==> flow/design.v <==
`timescale 1ns / 1ns
module complex_multiplier
    #(parameter integer     OPERAND_WIDTH_A = 16,  
      parameter integer     OPERAND_WIDTH_B = 16,  
      parameter integer     OPERAND_WIDTH_OUT = 32,   
      parameter integer     STAGES = 6,   
      parameter             BLOCKING = 1,
      parameter             ROUND_MODE = 0,
      parameter integer     GROWTH_BITS = 0,   
      parameter             BYTE_ALIGNED = 1,
      localparam            EFF_PORT_WIDTH_A = BYTE_ALIGNED ? ((OPERAND_WIDTH_A*2+15)/16)*16 : OPERAND_WIDTH_A * 2,
      localparam            EFF_PORT_WIDTH_B = BYTE_ALIGNED ? ((OPERAND_WIDTH_B*2+15)/16)*16 : OPERAND_WIDTH_B * 2,
      localparam            EFF_PORT_WIDTH_OUT = BYTE_ALIGNED ? ((OPERAND_WIDTH_OUT*2+15)/16)*16 : OPERAND_WIDTH_OUT * 2
    )
    (   
        input                                           aclk,
        input                                           aresetn,
		input                                           rounding_cy,
        input               [EFF_PORT_WIDTH_A - 1 : 0]    s_axis_a_tdata,
        output reg                                      s_axis_a_tready,
        input                                           s_axis_a_tvalid,
        input               [EFF_PORT_WIDTH_B - 1 : 0]    s_axis_b_tdata,
        output reg                                      s_axis_b_tready,
        input                                           s_axis_b_tvalid,
        output reg  		[EFF_PORT_WIDTH_OUT - 1 : 0]  m_axis_dout_tdata,
        output reg                                      m_axis_dout_tvalid,
        input                                           m_axis_dout_tready
        );
    localparam INPUT_WIDTH_A = OPERAND_WIDTH_A * 2;
    localparam INPUT_WIDTH_B = OPERAND_WIDTH_B * 2;
    localparam OUTPUT_WIDTH  = OPERAND_WIDTH_OUT * 2;
    localparam TRUNC_BITS = (INPUT_WIDTH_A + INPUT_WIDTH_B - OUTPUT_WIDTH)/2 + 1 + GROWTH_BITS;
    localparam OUTPUT_PADDING = EFF_PORT_WIDTH_OUT - OUTPUT_WIDTH;
    localparam CALCULATION_STAGES = 6;    
    reg        [STAGES : 0]                     tvalid;
    reg        [EFF_PORT_WIDTH_OUT-1:0]         tdata [STAGES-2:0];
    wire signed [OPERAND_WIDTH_A-1:0] a_r = s_axis_a_tdata[OPERAND_WIDTH_A - 1 : 0];
    wire signed [OPERAND_WIDTH_A-1:0] a_i = s_axis_a_tdata[EFF_PORT_WIDTH_A / 2 + OPERAND_WIDTH_A - 1 : EFF_PORT_WIDTH_A / 2];
    wire signed [OPERAND_WIDTH_B-1:0] b_r = s_axis_b_tdata[OPERAND_WIDTH_B - 1 : 0];
    wire signed [OPERAND_WIDTH_B-1:0] b_i = s_axis_b_tdata[EFF_PORT_WIDTH_B / 2 + OPERAND_WIDTH_B - 1 : EFF_PORT_WIDTH_B / 2];
    reg signed [OPERAND_WIDTH_A + OPERAND_WIDTH_B : 0] mult_r, mult_i, mult_0, common, common_r1, common_r2, p_r_int, p_i_int;
    reg signed [OPERAND_WIDTH_A - 1 : 0] a_r_d, a_i_d, a_r_dd, a_i_dd, a_r_ddd, a_i_ddd, a_r_dddd, a_i_dddd;
    reg signed [OPERAND_WIDTH_B - 1 : 0] b_r_d, b_i_d, b_r_dd, b_i_dd, b_r_ddd, b_i_ddd;
    reg                          a_valid_d, b_valid_d;
    reg signed [OPERAND_WIDTH_A : 0] a_dd_common;
    reg signed [OPERAND_WIDTH_B : 0] a_dd_r, a_dd_i;
    reg        [STAGES - 1 : 0]  rounding_cy_buf ;
    wire signed [OPERAND_WIDTH_OUT - 1 : 0] result_r;
    wire signed [OPERAND_WIDTH_OUT - 1 : 0] result_i;
    wire signed [OPERAND_WIDTH_A + OPERAND_WIDTH_B + 1 - 1 : 0] temp1, temp2;
    localparam rounding_cy_buf_index = CALCULATION_STAGES - 1;
    wire signed [OPERAND_WIDTH_A + OPERAND_WIDTH_B + 1 - 1 : 0] rounding_cy_extended = {{(OPERAND_WIDTH_A + OPERAND_WIDTH_B){1'b0}}, rounding_cy_buf[rounding_cy_buf_index]};
	if (ROUND_MODE == 0 || TRUNC_BITS == 0) begin
        assign temp1 = p_r_int >>> TRUNC_BITS;
        assign temp2 = p_i_int >>> TRUNC_BITS;
		assign result_r = temp1[OPERAND_WIDTH_OUT - 1 : 0];
		assign result_i = temp2[OPERAND_WIDTH_OUT - 1 : 0];    
	end
	else begin
        wire signed [OPERAND_WIDTH_A + OPERAND_WIDTH_B + 1 - 1 : 0] point5_correction = {{(OPERAND_WIDTH_A + OPERAND_WIDTH_B + 1 - TRUNC_BITS){1'b0}}, 1'b0, {(TRUNC_BITS-1){1'b1}}} + rounding_cy_extended;
        assign temp1 = (p_r_int + point5_correction) >>> TRUNC_BITS;
        assign temp2 = (p_i_int + point5_correction) >>> TRUNC_BITS;
		assign result_r = temp1[OPERAND_WIDTH_OUT-1:0];
		assign result_i = temp2[OPERAND_WIDTH_OUT-1:0];    
	end
    integer i;
    always @(posedge aclk) begin
        if (!aresetn) begin
            tvalid <= 0;
            a_valid_d <= 0;
            b_valid_d <= 0;
            m_axis_dout_tvalid <= 0;
        end
        else begin
            a_valid_d <= s_axis_a_tvalid;
            b_valid_d <= s_axis_b_tvalid;
            a_r_d <= a_r;
            a_i_d <= a_i;
            b_r_d <= b_r;
            b_i_d <= b_i;
            if (ROUND_MODE == 1)
                rounding_cy_buf[0] <= rounding_cy;
            else if (ROUND_MODE == 2)   
                rounding_cy_buf[0] <= ~rounding_cy_buf[0];
            if (BLOCKING == 1 && m_axis_dout_tready == 0 && m_axis_dout_tvalid == 1) begin 
                m_axis_dout_tvalid <= 0;
                m_axis_dout_tdata <= {(OUTPUT_WIDTH){1'b0}};
                s_axis_a_tready <= 0;
                s_axis_b_tready <= 0;
            end
            else begin
                s_axis_a_tready <= 1;
                s_axis_b_tready <= 1;
                a_dd_common <= a_r_d - a_i_d;
                a_r_dd <= a_r_d;
                a_i_dd <= a_i_d;
                b_r_dd <= b_r_d;
                b_i_dd <= b_i_d;
                a_r_ddd <= a_r_dd;
                a_i_ddd <= a_i_dd;
                b_r_ddd <= b_r_dd;
                b_i_ddd <= b_i_dd;
                mult_0 <= a_dd_common * b_i_dd;
                a_r_dddd <= a_r_ddd;
                a_i_dddd <= a_i_ddd;
                a_dd_r <= b_r_ddd - b_i_ddd;
                a_dd_i <= b_r_ddd + b_i_ddd;
                common <= mult_0;
                mult_r <= a_dd_r * a_r_dddd;
                mult_i <= a_dd_i * a_i_dddd;
                common_r1 <= common;
                common_r2 <= common;
                p_r_int <= mult_r + common_r1;
                p_i_int <= mult_i + common_r2;
                for (i = 1; i<STAGES; i = i + 1) begin
                    rounding_cy_buf[i] <= rounding_cy_buf[i-1];
                end
                tvalid[0] <= a_valid_d & b_valid_d;
                for (i = 1; i<(STAGES); i = i+1) begin
                    tvalid[i] <= tvalid[i-1];
                end
                m_axis_dout_tvalid <= tvalid[STAGES-2];
                if (STAGES > CALCULATION_STAGES) begin
                    tdata[0] <= {{(OUTPUT_PADDING/2){result_i[OPERAND_WIDTH_OUT - 1]}}, result_i,
                        {(OUTPUT_PADDING/2){result_r[OPERAND_WIDTH_OUT - 1]}}, result_r};
                    for (i = 1; i<(STAGES-CALCULATION_STAGES); i = i+1) begin
                        tdata[i] <= tdata[i-1];
                    end
                    m_axis_dout_tdata <= tdata[STAGES - CALCULATION_STAGES - 1];
                end
                else begin
                     m_axis_dout_tdata <= {{(OUTPUT_PADDING/2){result_i[OPERAND_WIDTH_OUT - 1]}}, result_i,
                         {(OUTPUT_PADDING/2){result_r[OPERAND_WIDTH_OUT - 1]}}, result_r};
                end
            end
        end
    end
endmodule
Step by step through the tools: complex_multiplier --
The steps from the RTL of complex_multiplier to its reports follow in flow order. Lines are those of the file above, counted from 1. Operators: Yosys type, input widths -> output width; for muxes data width and select width s. Cell names lack the library's common part. The mark n/a stands for no value.
Set-up: design top complex_multiplier, clock aclk, cell library sky130hd, library corner tt_025C_1v80

Elaborated design --
Source: Yosys, flattened and elaborated, memories not mapped. Widths are those after wreduce. Registers that Yosys merges into a memory's read port (data or address) are not register bits. Print and check cells do not count. Equal cells are merged and count once.
Word-level totals: register bits 579, latch bits 0, RAM bits 0, bits in read-only memories 0, clocked read ports x word width 0, memories 0, output and inout bits 67, word-level cells 50
Operators by class: add/subtract/negate cells 5, multipliers 3, div/mod/pow operators 0, order comparisons 0, eq/ne operators 0, shifts and indexed selects 0, muxes and demuxes 1, bitwise gates (word level) 4, reduce/logical cells 3
Operators with widths (count):
- $mul 17x16->33 | 3
- $add 33x33->33 | 2
- $sub 16x16->17 | 2
- $add 16x16->17 | 1
- $not 1->1 | 3
- $reduce_and 2->1 | 1
- $reduce_or 2->1 | 1
- $and 1x1->1 | 1
- $logic_and 1x1->1 | 1
- $mux 1 | 1

Logic depth --
Longest topological path by Yosys (ltp), each cell counted once; first at word level (registers and memories cut), then after technology mapping (sequential cells cut; the memories' decode and read muxes count).
Depth: depth in word-level cells 4, ABC_AREA 1, depth in mapped cells 29, mapped depth without buffers 27

After synthesis --
Yosys stat after the flow's synthesis: flattened, memories mapped to cells. It holds for the ABC_AREA given above (unset counts as 0); a run with the other value may have another netlist. Totals and module areas in this step are rounded.
Cells by type:
- edfxtp_1 | count 568, total area 1.71E+04 um2
- fa_1 | count 833, total area 1.67E+04 um2
- inv_1 | count 1836, total area 6891.61 um2
- nand2_1 | count 1781, total area 6.69E+03 um2
- ha_1 | count 362, total area 4.53E+03 um2
- nor2_1 | count 316, total area 1.19E+03 um2
- a21oi_1 | count 187, total area 935.898 um2
- xor2_1 | count 106, total area 928.39 um2
- nand3_1 | count 163, total area 815.782 um2
- clkbuf_1 | count 185, total area 694.416 um2
- nand4_1 | count 56, total area 350.336 um2
- o21ai_0 | count 64, total area 320.307 um2
- nor2_2 | count 36, total area 225.216 um2
- o21bai_1 | count 29, total area 217.709 um2
- nand2_2 | count 33, total area 206.448 um2
- nor3_1 | count 35, total area 175.168 um2
- dfxtp_1 | count 8, total area 160.154 um2
- xnor2_1 | count 18, total area 157.651 um2
Not listed: further types 28, cells in them 124.
Synthesis totals: cells in the netlist 6740, synthesis area 0.05912 mm2, flip-flop cells 576, buffer cells 198

Worst setup path after synthesis --
OpenSTA on the mapped netlist: ideal clock, no wires. The path of least setup slack (recovery checks aside). Input and output delay are each 20% of the period. Register names are those of the netlist, which keeps one name where synthesis merged equal registers.
Timing path after synthesis: path kind input-to-reg, from input port m_axis_dout_tready, to register a_dd_common[0], clock period 17200 ps, external input delay 3440 ps, launch time at the first pin 3440 ps, arrival 21734 ps, required time 15948 ps, slack -5786 ps, delay of the path 19546 ps, stages on the path 2, path buffers 0, period reached after synthesis 22986 ps
"delay of the path" = arrival - input delay + setup time. "stages on the path": output pins that drive a net of the path, with the launching flip-flop's if there is one; two outputs of one cell count as two. "period reached after synthesis" = period - worst setup slack (recovery checks aside). The figure is calculated, with input and output delays left at 20% of the set period. The rows between start and end are the longest chain of elaborated cells between them; the timing report does not say that the signal goes this way. Where chains are equally long, one stands for them. A line is the first line of the expression or statement that the cell stems from. Yosys adds cells for indexed reads and writes and turns some case tables into memories.
Between the ends, after synthesis: cells stage by stage nor2_1 -> nor2_1, length of the longest elaborated chain 4, elaborated cells on any way between the ends 4, RTL lines with such cells 1, classes of those cells logic: 2; reduce/logical: 2
Ends and longest elaborated chain, after synthesis:
- start, declared | RTL line 27 | input                                           m_axis_dout_tready
- $not 1->1 | RTL line 85 | if (BLOCKING == 1 && m_axis_dout_tready == 0 && m_axis_dout_tvalid == 1) begin
- $logic_and 1x1->1 | RTL line 85
- $not 1->1
- $reduce_and 2->1
- end, assigned | RTL line 94 | a_dd_common <= a_r_d - a_i_d;
- end, declared | RTL line 45 | reg signed [OPERAND_WIDTH_A : 0] a_dd_common;

Timing after layout --
From the final timing report of flow run A: the path of least setup slack in the routed layout; clock arrival at registers is part of the times. The path's times are printed in steps of 10 ps; the period is the one set.
Timing path post-layout: path kind input-to-reg, from input port m_axis_dout_tready, to register b_r_dd[3], clock period 19300 ps, external input delay 3860 ps, launch time at the first pin 3860 ps, arrival 7410 ps, required time 19560 ps, slack 12150 ps, stages on the path 7, path buffers 5
The rows between start and end are the longest chain of elaborated cells between them; the timing report does not say that the signal goes this way. Where chains are equally long, one stands for them.
Between the ends, post-layout: cells stage by stage clkdlybuf4s50_1 -> nor2_4 -> buf_4 -> nor2_4 -> buf_12 -> buf_4 -> buf_4, length of the longest elaborated chain 4, elaborated cells on any way between the ends 4, RTL lines with such cells 1, classes of those cells logic: 2; reduce/logical: 2
Ends and longest elaborated chain, post-layout:
- start, declared | RTL line 27 | input                                           m_axis_dout_tready
- $not 1->1 | RTL line 85 | if (BLOCKING == 1 && m_axis_dout_tready == 0 && m_axis_dout_tvalid == 1) begin
- $logic_and 1x1->1 | RTL line 85
- $not 1->1
- $reduce_and 2->1
- end, assigned | RTL line 97 | b_r_dd <= b_r_d;
- end, declared | RTL line 43 | reg signed [OPERAND_WIDTH_B - 1 : 0] b_r_d, b_i_d, b_r_dd, b_i_dd, b_r_ddd, b_i_ddd;

Hand-over note for complex_multiplier

Below are 2 stored runs of the flow (Yosys, OpenROAD; platform sky130hd) on complex_multiplier, each with its settings and what was measured, unordered. Constraints: input delay and output delay 20% of the set period each, output load 0.01 pF.
"time used up by the worst setup path": the worst setup path's part of the clock period (all of it between registers, 20% less for each end at a port) less its slack. A launch clock that arrives late makes it longer, a capture clock that arrives late makes it shorter.
"time used up by the worst setup path" is known to 10 ps.
Results are given in rounded form.

[flow run A] flow files
==> flow/run.sh <==
#!/bin/bash
# the make line also repeats the synthesis and layout settings of config.mk as NAME=value (left out here)
make -C /OpenROAD-flow-scripts/flow DESIGN_CONFIG=/design/flow/config.mk WORK_HOME=/design/flow/orfs CLKGATE_MAP_FILE= finish
==> flow/config.mk <==
export PLATFORM = sky130hd
export DESIGN_NAME = complex_multiplier
export DESIGN_NICKNAME = complex_multiplier
export VERILOG_FILES = /design/flow/design.v
export SDC_FILE = /design/flow/constraint.sdc
export NUM_CORES = 4
export LEC_CHECK = 0
export ABC_AREA = 1
export CAP_MARGIN = 20
export CELL_PAD_IN_SITES_GLOBAL_PLACEMENT = 3
export CORE_MARGIN = 2
export CORE_UTILIZATION = 40
export CTS_CLUSTER_DIAMETER = 336
export MAX_ROUTING_LAYER = met5
export PLACE_DENSITY_LB_ADDON = 0.16
export SLEW_MARGIN = 20
==> flow/constraint.sdc <==
create_clock -name core_clock -period 19.3 [get_ports {aclk}]
set_input_delay 3.8600 -clock core_clock [delete_from_list [all_inputs] [get_ports {aclk}]]
set_output_delay 3.8600 -clock core_clock [all_outputs]
set_load 0.01 [all_outputs]

[flow run A] result: time used up by the worst setup path 3290 ps; class of the worst setup path input-to-reg; mapped cell area after synthesis 0.05912 mm2; standard-cell area after routing 0.06459 mm2; die area 0.1509 mm2; smallest setup slack 12150 ps

[flow run B] flow files
==> flow/run.sh <==
#!/bin/bash
# the make line also repeats the synthesis and layout settings of config.mk as NAME=value (left out here)
make -C /OpenROAD-flow-scripts/flow DESIGN_CONFIG=/design/flow/config.mk WORK_HOME=/design/flow/orfs CLKGATE_MAP_FILE= finish
==> flow/config.mk <==
export PLATFORM = sky130hd
export DESIGN_NAME = complex_multiplier
export DESIGN_NICKNAME = complex_multiplier
export VERILOG_FILES = /design/flow/design.v
export SDC_FILE = /design/flow/constraint.sdc
export NUM_CORES = 4
export LEC_CHECK = 0
export ABC_AREA = 1
export CAP_MARGIN = 40
export CORE_MARGIN = 9
export CORE_UTILIZATION = 39
export GPL_ROUTABILITY_DRIVEN = 1
export PLACE_DENSITY = 0.44
export SLEW_MARGIN = 20
==> flow/constraint.sdc <==
create_clock -name core_clock -period 16.2 [get_ports {aclk}]
set_input_delay 3.2400 -clock core_clock [delete_from_list [all_inputs] [get_ports {aclk}]]
set_output_delay 3.2400 -clock core_clock [all_outputs]
set_load 0.01 [all_outputs]

[flow run B] result: time used up by the worst setup path 6530 ps; class of the worst setup path reg-to-reg; mapped cell area after synthesis 0.05912 mm2; standard-cell area after routing 0.0654 mm2; die area 0.1659 mm2; smallest setup slack 9666 ps

End of note.
